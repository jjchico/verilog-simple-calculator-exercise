==> flow/design.v <==
module bin_to_bcd_8 (
    input wire [7:0] bin,    
    output reg [9:0] dec     
    );
    reg [7:0] b;      
    integer i;         
    always @* begin
        b = bin;
        dec = 10'd0;
        for (i=0; i<7; i=i+1) begin
            {dec,b} = {dec,b} << 1;
                if (dec[7:4] > 4)         
                    dec[7:4] = dec[7:4] + 4'd3;
                if (dec[3:0] > 4)         
                    dec[3:0] = dec[3:0] + 4'd3;
        end
        {dec,b} = {dec,b} << 1;   
    end
endmodule  
module seg7_4d_ctrl_raw #(
    parameter CDBITS = 18,       
    parameter POL = 0,           
    parameter SELECT_POL = 0     
    )(
    input wire clk,              
    input wire [15:0] d,         
    input wire [3:0] on_mask,    
    input wire [3:0] dp_in,      
    input wire [3:0] sign_mask,  
    output wire [0:6] seg,       
    output wire [3:0] select,    
    output wire dp               
    );
    reg [CDBITS-1:0] counter = 0;    
    wire [1:0] csel;                 
    reg [3:0] digit;                 
    reg [0:6] iseg;                  
    reg [3:0] iselect;               
    reg [3:0] idp;                   
    function [0:6] sseg_convert(
        input [3:0] d
    );
        case (d)
        4'h0: sseg_convert = 7'b1111110;
        4'h1: sseg_convert = 7'b0110000;
        4'h2: sseg_convert = 7'b1101101;
        4'h3: sseg_convert = 7'b1111001;
        4'h4: sseg_convert = 7'b0110011;
        4'h5: sseg_convert = 7'b1011011;
        4'h6: sseg_convert = 7'b1011111;
        4'h7: sseg_convert = 7'b1110000;
        4'h8: sseg_convert = 7'b1111111;
        4'h9: sseg_convert = 7'b1111011;
        4'ha: sseg_convert = 7'b1110111;
        4'hb: sseg_convert = 7'b0011111;
        4'hc: sseg_convert = 7'b1001110;
        4'hd: sseg_convert = 7'b0111101;
        4'he: sseg_convert = 7'b1001111;
        4'hf: sseg_convert = 7'b1000111;
        default: sseg_convert = 7'hxx;
        endcase
    endfunction
    always @(posedge clk)
        counter = counter + 1;
    assign csel = counter[CDBITS-1:CDBITS-2];
    always @*
        case (csel)
        2'd0: digit = d[3:0];
        2'd1: digit = d[7:4];
        2'd2: digit = d[11:8];
        2'd3: digit = d[15:12];
        endcase
    always @* begin
        iselect = 4'h0;
        iselect[csel] = on_mask[csel];
        idp = dp_in[csel];
        if(on_mask[csel])
            if(sign_mask[csel])
                iseg = 7'b0000001;
            else
                iseg = sseg_convert(digit);
        else
            iseg = 0;
    end
    assign seg = POL ? iseg : ~iseg;
    assign select =  SELECT_POL ? iselect : ~iselect;
    assign dp = POL ? idp : ~idp;
endmodule  
module seg7_4d_pad (
    input wire [15:4] d,         
    input wire sign,             
    output reg [3:0] on_mask,    
    output reg [3:0] sign_mask   
);
    wire [3:0] d3, d2, d1, d0;
    reg [4:0] sign_mask_i;
    reg [4:0] on_mask_i;
    assign d3 = d[15:12];
    assign d2 = d[11:8];
    assign d1 = d[7:4];
    always @* begin
        sign_mask_i = {sign,4'b0};              
        on_mask_i = {sign,4'b1111};             
        if(d3 == 4'd0) begin                    
            sign_mask_i = sign_mask_i >> 1;
            on_mask_i = on_mask_i >> 1;
            if (d2 == 4'd0) begin
                sign_mask_i = sign_mask_i >> 1;
                on_mask_i = on_mask_i >> 1;
                if (d1 == 4'd0) begin
                    sign_mask_i = sign_mask_i >> 1;
                    on_mask_i = on_mask_i >> 1;
                end
            end
        end
        if(sign_mask_i[4] == 1'b1) begin     
            sign_mask = 4'b1111;             
            on_mask = 4'b1111;
        end
        else begin                           
            sign_mask = sign_mask_i[3:0];
            on_mask = on_mask_i[3:0];
        end
    end
endmodule  
module seg7_4d_ctrl_hex #(
    parameter CDBITS = 18,       
    parameter POL = 0,           
    parameter SELECT_POL = 0     
    )(
    input wire clk,              
    input wire [15:0] d,         
    input wire [3:0] dp_in,      
    input wire sign,             
    output wire [0:6] seg,       
    output wire [3:0] select,    
    output wire dp               
);
    wire [3:0] on_mask;
    wire [3:0] sign_mask;
    seg7_4d_ctrl_raw #(
        .CDBITS(CDBITS),
        .POL(POL),
        .SELECT_POL(SELECT_POL)
    ) seg7_4d_ctrl_raw (
        .clk(clk),
        .d(d),
        .on_mask(on_mask),
        .dp_in(dp_in),
        .sign_mask(sign_mask),
        .seg(seg),
        .select(select),
        .dp(dp)
    );
    seg7_4d_pad seg7_4d_pad (
        .d(d[15:4]),             
        .sign(sign),             
        .on_mask(on_mask),       
        .sign_mask(sign_mask)
    );
endmodule  
module seg7_4d_ctrl_dec_tc #(
    parameter CDBITS = 18,       
    parameter POL = 0,           
    parameter SELECT_POL = 0     
    )(
    input wire clk,              
    input wire signed [7:0] d,   
    input wire [3:0] dp_in,      
    output wire [0:6] seg,       
    output wire [3:0] select,    
    output wire dp               
);
    reg [7:0] bin;
    wire [9:0] dec;
    reg sign;
    always @* begin
        if(d < 0) begin
            bin = -d;
            sign = 1'b1;
        end else begin
            bin = d;
            sign = 1'b0;
        end
    end
    bin_to_bcd_8 bin_to_bcd_8 (
        .bin(bin),
        .dec(dec)
    );
    seg7_4d_ctrl_hex #(
        .CDBITS(CDBITS),
        .POL(POL),
        .SELECT_POL(SELECT_POL)
    ) seg7_4d_ctrl_hex (
        .clk(clk),
        .d({6'd0,dec}),
        .dp_in(dp_in),
        .sign(sign),
        .seg(seg),
        .select(select),
        .dp(dp)
    );
endmodule  
**Reports on seg7_4d_ctrl_dec_tc**

What the tools print for seg7_4d_ctrl_dec_tc, step after step.
Lines are those of the file above, counted from 1.
Cell names lack the library's common part.
A cell with n/a has no value.

- Design top: seg7_4d_ctrl_dec_tc
- Clock port: clk
- Cell library: sky130hd
- Library corner: tt_025C_1v80

**Elaborated design**

Source: Yosys, flattened and elaborated, memories not mapped. Widths are those after wreduce; folded enables and synchronous resets count as part of the registers. Registers that Yosys merges into a memory's read port (data or address) are not register bits. Print and check cells do not count. Equal cells are merged and count once.
Memory sizes are those after Yosys's memory passes, which may raise the word count (mostly to a power of two), join words into wider ones and drop unused or constant bits.

- Flip-flop bits (word level): 18
- Cells after elaboration: 69
- Memories: 1
- Input port bits: 13
- Bits in read-only memories: 112

- Reductions and logical operators: 3
- Muxes and demuxes: 24
- Bitwise logic cells: 3
- Add/subtract/negate cells: 16
- Magnitude comparators: 14
- Shift-type cells: 4
- Equality and inequality tests: 3

Memories:

| name | words | width | rd ports | wr ports | RTL line | RTL |
|---|---|---|---|---|---|---|
| (no name shown) | 16 | 7 | 1 | 0 | 43 | `case (d)` |

Operators by type and width:

| cell | number |
|---|---|
| 2-to-1 mux 4 bit | 12 |
| > comparator 4 x 3 -> 1 bit with constant B | 11 |
| adder 4 x 2 -> 4 bit with constant B | 8 |
| adder 18 x 1 -> 18 bit with constant B | 1 |
| 2-to-1 mux 3 bit | 6 |
| case mux 4 bit (select 4 bit) | 1 |
| 2-to-1 mux 7 bit | 2 |
| indexed select 4 x 2 -> 1 bit | 3 |
| adder 3 x 2 -> 3 bit with constant B | 3 |
| zero test 4 bit | 2 |
| less-than comparator 8 x 1 -> 1 bit with constant B | 1 |
| negator 8 bit | 1 |
| 2-to-1 mux 8 bit | 1 |
| NOT 7 bit | 1 |
| adder 1 x 2 -> 3 bit with constant B | 2 |
| > comparator 1 x 3 -> 1 bit with constant B | 2 |
| 2-to-1 mux 5 bit | 1 |
| variable shift 1 x 3 -> 4 bit | 1 |
| equality test 2 bit with constant B | 2 |
| NOT 4 bit | 1 |
| negator 2 -> 3 bit | 1 |
| equality test 2 x 1 -> 1 bit with constant B | 1 |
| zero test 2 bit | 1 |
| NOT 1 bit | 1 |
| 2-to-1 mux 1 bit | 1 |

**Depth**

Depth = most cells in a row (Yosys ltp): at word level without a register or memory, in the mapped netlist without a sequential cell, where the memories' decode and read muxes count.

- Word-level depth: 24
- ABC_AREA: 0
- Depth in mapped cells: 33
- Mapped depth without buffers: 32

**Mapped cells and area**

The flow's flattened synthesis, as Yosys stat reports it; memories are mapped. The netlist is that of the ABC_AREA named above (0 if unset); the other value can give another one.

- Chip area (Yosys): 2686.3 µm²
- Standard cells after synthesis: 339
- Sequential part of the area: 360.3 µm²
- Flip-flops: 18

Cells by type:

| cell | number | area in all (µm²) |
|---|---|---|
| dfxtp_1 | 18 | 360.346 |
| ha_1 | 24 | 300.288 |
| xnor2_1 | 21 | 183.926 |
| nor2_1 | 36 | 135.13 |
| mux2i_1 | 11 | 110.106 |
| nand3_1 | 19 | 95.091 |
| nand2_1 | 25 | 93.84 |
| inv_1 | 22 | 82.579 |
| a21oi_1 | 16 | 80.077 |
| o21ai_0 | 15 | 75.072 |
| xnor2_4 | 2 | 55.053 |
| and3_1 | 8 | 50.048 |
| nor3_1 | 10 | 50.048 |
| a211oi_1 | 6 | 45.043 |
| xor2_1 | 5 | 43.792 |
| o211ai_1 | 5 | 37.536 |
| mux2_2 | 3 | 33.782 |
| nor4b_2 | 2 | 30.029 |

Not listed: further types 54, cells in them 91.
The figures by module come from a second, unflattened synthesis with its own total; it is not the netlist above.

- Cells (unflattened synthesis): 277
- Area (unflattened synthesis): 2228.4 µm²

Each row is one instance without its submodules.

By module:

| module | area (µm²) | seq. area (µm²) | cells | instances |
|---|---|---|---|---|
| seg7_4d_ctrl_raw | 1194.9 | 360.3 | 129 | 1 |
| bin_to_bcd_8 | 780.7 | 0.0 | 110 | 1 |
| seg7_4d_ctrl_dec_tc | 142.6 | 0.0 | 21 | 1 |
| seg7_4d_pad | 110.1 | 0.0 | 17 | 1 |
| seg7_4d_ctrl_hex | 0.0 | 0.0 | 0 | 1 |

**Path before layout**

Path of least setup slack by OpenSTA after synthesis, without wires, with an ideal clock, recovery checks aside; 20% of the period is set as input and as output delay. Where synthesis merged equal registers, the netlist keeps one of their names.

- Kind: in2out
- From: input port d[5]
- To: output port seg[1]
- Arrival time: 7537 ps
- Stages: 29
- Path buffers: 2
- Period: 9000 ps
- Time at the first pin: 1800 ps
- Path delay: 5737 ps
- Setup slack: -337 ps
- Period reached after synthesis: 9337 ps

"path delay" is the arrival time less input delay plus setup time.
At an output port there is no setup time.
"stages" counts driving pins, that of a launching flip-flop among them; a cell with two outputs on the path counts twice.
"period reached after synthesis" = period - worst setup slack (recovery checks aside). The figure is calculated, with input and output delays left at 20% of the set period.
The rows between start and end are the longest chain of elaborated cells between them; the timing report does not say that the signal goes this way. Where chains are equally long, one stands for them.
A line is the first line of the expression or statement that the cell stems from. Yosys adds cells for indexed reads and writes and turns some case tables into memories.

- Cell sequence: buf_6 > nor4_4 > a21boi_2 > xnor2_4 > nand2_1 > ha_1 > nand2b_1 > o21ai_0 > nor3_4 > xor2_2 > a211oi_1 > nor2_1 > inv_1 > ha_1 > clkbuf_1 > nor2_1 > mux2i_1 > nand2_1 > ha_1 > or3_1 > a211o_1 > o211ai_1 > a2111oi_4 > nor3_1 > o21ai_1 > a22oi_2 > inv_1 > ha_1 > a221o_1
- Length of the longest elaborated chain: 24

Ends and longest elaborated chain, after synthesis:

| item | RTL line | RTL |
|---|---|---|
| start: declaration | 168 | `input wire signed [7:0] d,` |
| negator 8 bit | 179 | `bin = -d;` |
| 2-to-1 mux 8 bit | 178 | `if(d < 0) begin` |
| adder 1 x 2 -> 3 bit | 15 | `dec[3:0] = dec[3:0] + 4'd3;` |
| 2-to-1 mux 4 bit | 14 | `if (dec[3:0] > 4)` |
| > comparator 4 x 3 -> 1 bit | 14 |  |
| 2-to-1 mux 4 bit | 14 |  |
| > comparator 4 x 3 -> 1 bit | 14 |  |
| [10 not listed] | n/a |  |
| 2-to-1 mux 3 bit | 110 | `if (d1 == 4'd0) begin` |
| 2-to-1 mux 5 bit | 107 | `if (d2 == 4'd0) begin` |
| 2-to-1 mux 4 bit | 116 | `if(sign_mask_i[4] == 1'b1) begin` |
| indexed select 4 x 2 -> 1 bit | 78 | `if(sign_mask[csel])` |
| 2-to-1 mux 7 bit | 78 |  |
| 2-to-1 mux 7 bit | 77 | `if(on_mask[csel])` |
| NOT 7 bit | 85 | `assign seg = POL ? iseg : ~iseg;` |
| end: declaration | 170 | `output wire [0:6] seg,` |

**Path in the finished layout**

Path of least setup slack in the final report of run A (OpenROAD, finished layout, wires in). Where an end is a register, its clock arrival counts in the times.
The report prints the path's times to 10 ps; the period is as set.

- Kind: in2out
- From: input port d[5]
- To: output port seg[3]
- Time at the first pin: 3460 ps
- Arrival time: 11080 ps
- Stages: 31
- Period: 17300 ps
- Path buffers: 2
- Setup slack: 2760 ps

The rows between start and end are the longest chain of elaborated cells between them; the timing report does not say that the signal goes this way. Where chains are equally long, one stands for them.

- Cell sequence: clkdlybuf4s50_1 > nor4_4 > a21boi_2 > xnor2_4 > nand2_1 > ha_1 > o2111ai_1 > o21ai_0 > nor3_4 > xor2_2 > a211oi_1 > nor2_1 > inv_1 > ha_1 > nor2_1 > mux2i_1 > nand2_1 > ha_1 > or3_1 > a211o_1 > o211ai_1 > a2111oi_4 > nor3_1 > o21ai_1 > a22oi_2 > inv_1 > ha_1 > mux2i_1 > nand2_1 > o211ai_1 > clkdlybuf4s50_1
- Length of the longest elaborated chain: 24

Ends and longest elaborated chain, after layout:

| item | RTL line | RTL |
|---|---|---|
| start: declaration | 168 | `input wire signed [7:0] d,` |
| negator 8 bit | 179 | `bin = -d;` |
| 2-to-1 mux 8 bit | 178 | `if(d < 0) begin` |
| adder 1 x 2 -> 3 bit | 15 | `dec[3:0] = dec[3:0] + 4'd3;` |
| 2-to-1 mux 4 bit | 14 | `if (dec[3:0] > 4)` |
| > comparator 4 x 3 -> 1 bit | 14 |  |
| 2-to-1 mux 4 bit | 14 |  |
| > comparator 4 x 3 -> 1 bit | 14 |  |
| [10 not listed] | n/a |  |
| 2-to-1 mux 3 bit | 110 | `if (d1 == 4'd0) begin` |
| 2-to-1 mux 5 bit | 107 | `if (d2 == 4'd0) begin` |
| 2-to-1 mux 4 bit | 116 | `if(sign_mask_i[4] == 1'b1) begin` |
| indexed select 4 x 2 -> 1 bit | 78 | `if(sign_mask[csel])` |
| 2-to-1 mux 7 bit | 78 |  |
| 2-to-1 mux 7 bit | 77 | `if(on_mask[csel])` |
| NOT 7 bit | 85 | `assign seg = POL ? iseg : ~iseg;` |
| end: declaration | 170 | `output wire [0:6] seg,` |

## Implementation results

seg7_4d_ctrl_dec_tc through Yosys and OpenROAD on sky130hd: 2 stored runs, unordered, with their settings and measured results. The constraints put input and output delay at 20% of the set period each and load the outputs with 0.01 pF.
"period achieved" is the run's clock period less its worst setup slack. It is reckoned from that one timing run; input and output delays stay at 20% of the period that was set.

### Run A

Settings: `period_ns=17.3`, `CORE_UTILIZATION=32`, `PLACE_DENSITY_LB_ADDON=0.23`, `CORE_ASPECT_RATIO=1.48`, `CELL_PAD_IN_SITES_GLOBAL_PLACEMENT=1`, `ABC_AREA=0`, `GPL_ROUTABILITY_DRIVEN=1`, `CTS_CLUSTER_DIAMETER=133`, `CAP_MARGIN=20`, `CORE_MARGIN=2`, `SLEW_MARGIN=20`

- Cell area after synthesis: 2686.3 µm²
- Area of the die: 9158.1 µm²
- Standard-cell area of the final layout: 3093.0 µm²
- Lowest setup slack: 2762 ps
- Total negative setup slack: 0 ps
- Worst hold slack in the final report: 455 ps
- Period achieved: 14538 ps

### Run B

Settings: `period_ns=18.5`, `CORE_UTILIZATION=65`, `PLACE_DENSITY=0.6`, `CELL_PAD_IN_SITES_GLOBAL_PLACEMENT=1`, `CELL_PAD_IN_SITES_DETAIL_PLACEMENT=1`, `TNS_END_PERCENT=40`, `GPL_ROUTABILITY_DRIVEN=0`, `CTS_CLUSTER_SIZE=29`, `CAP_MARGIN=20`, `CORE_MARGIN=2`, `SLEW_MARGIN=20`

No final report: placement broke off with GPL-0301.
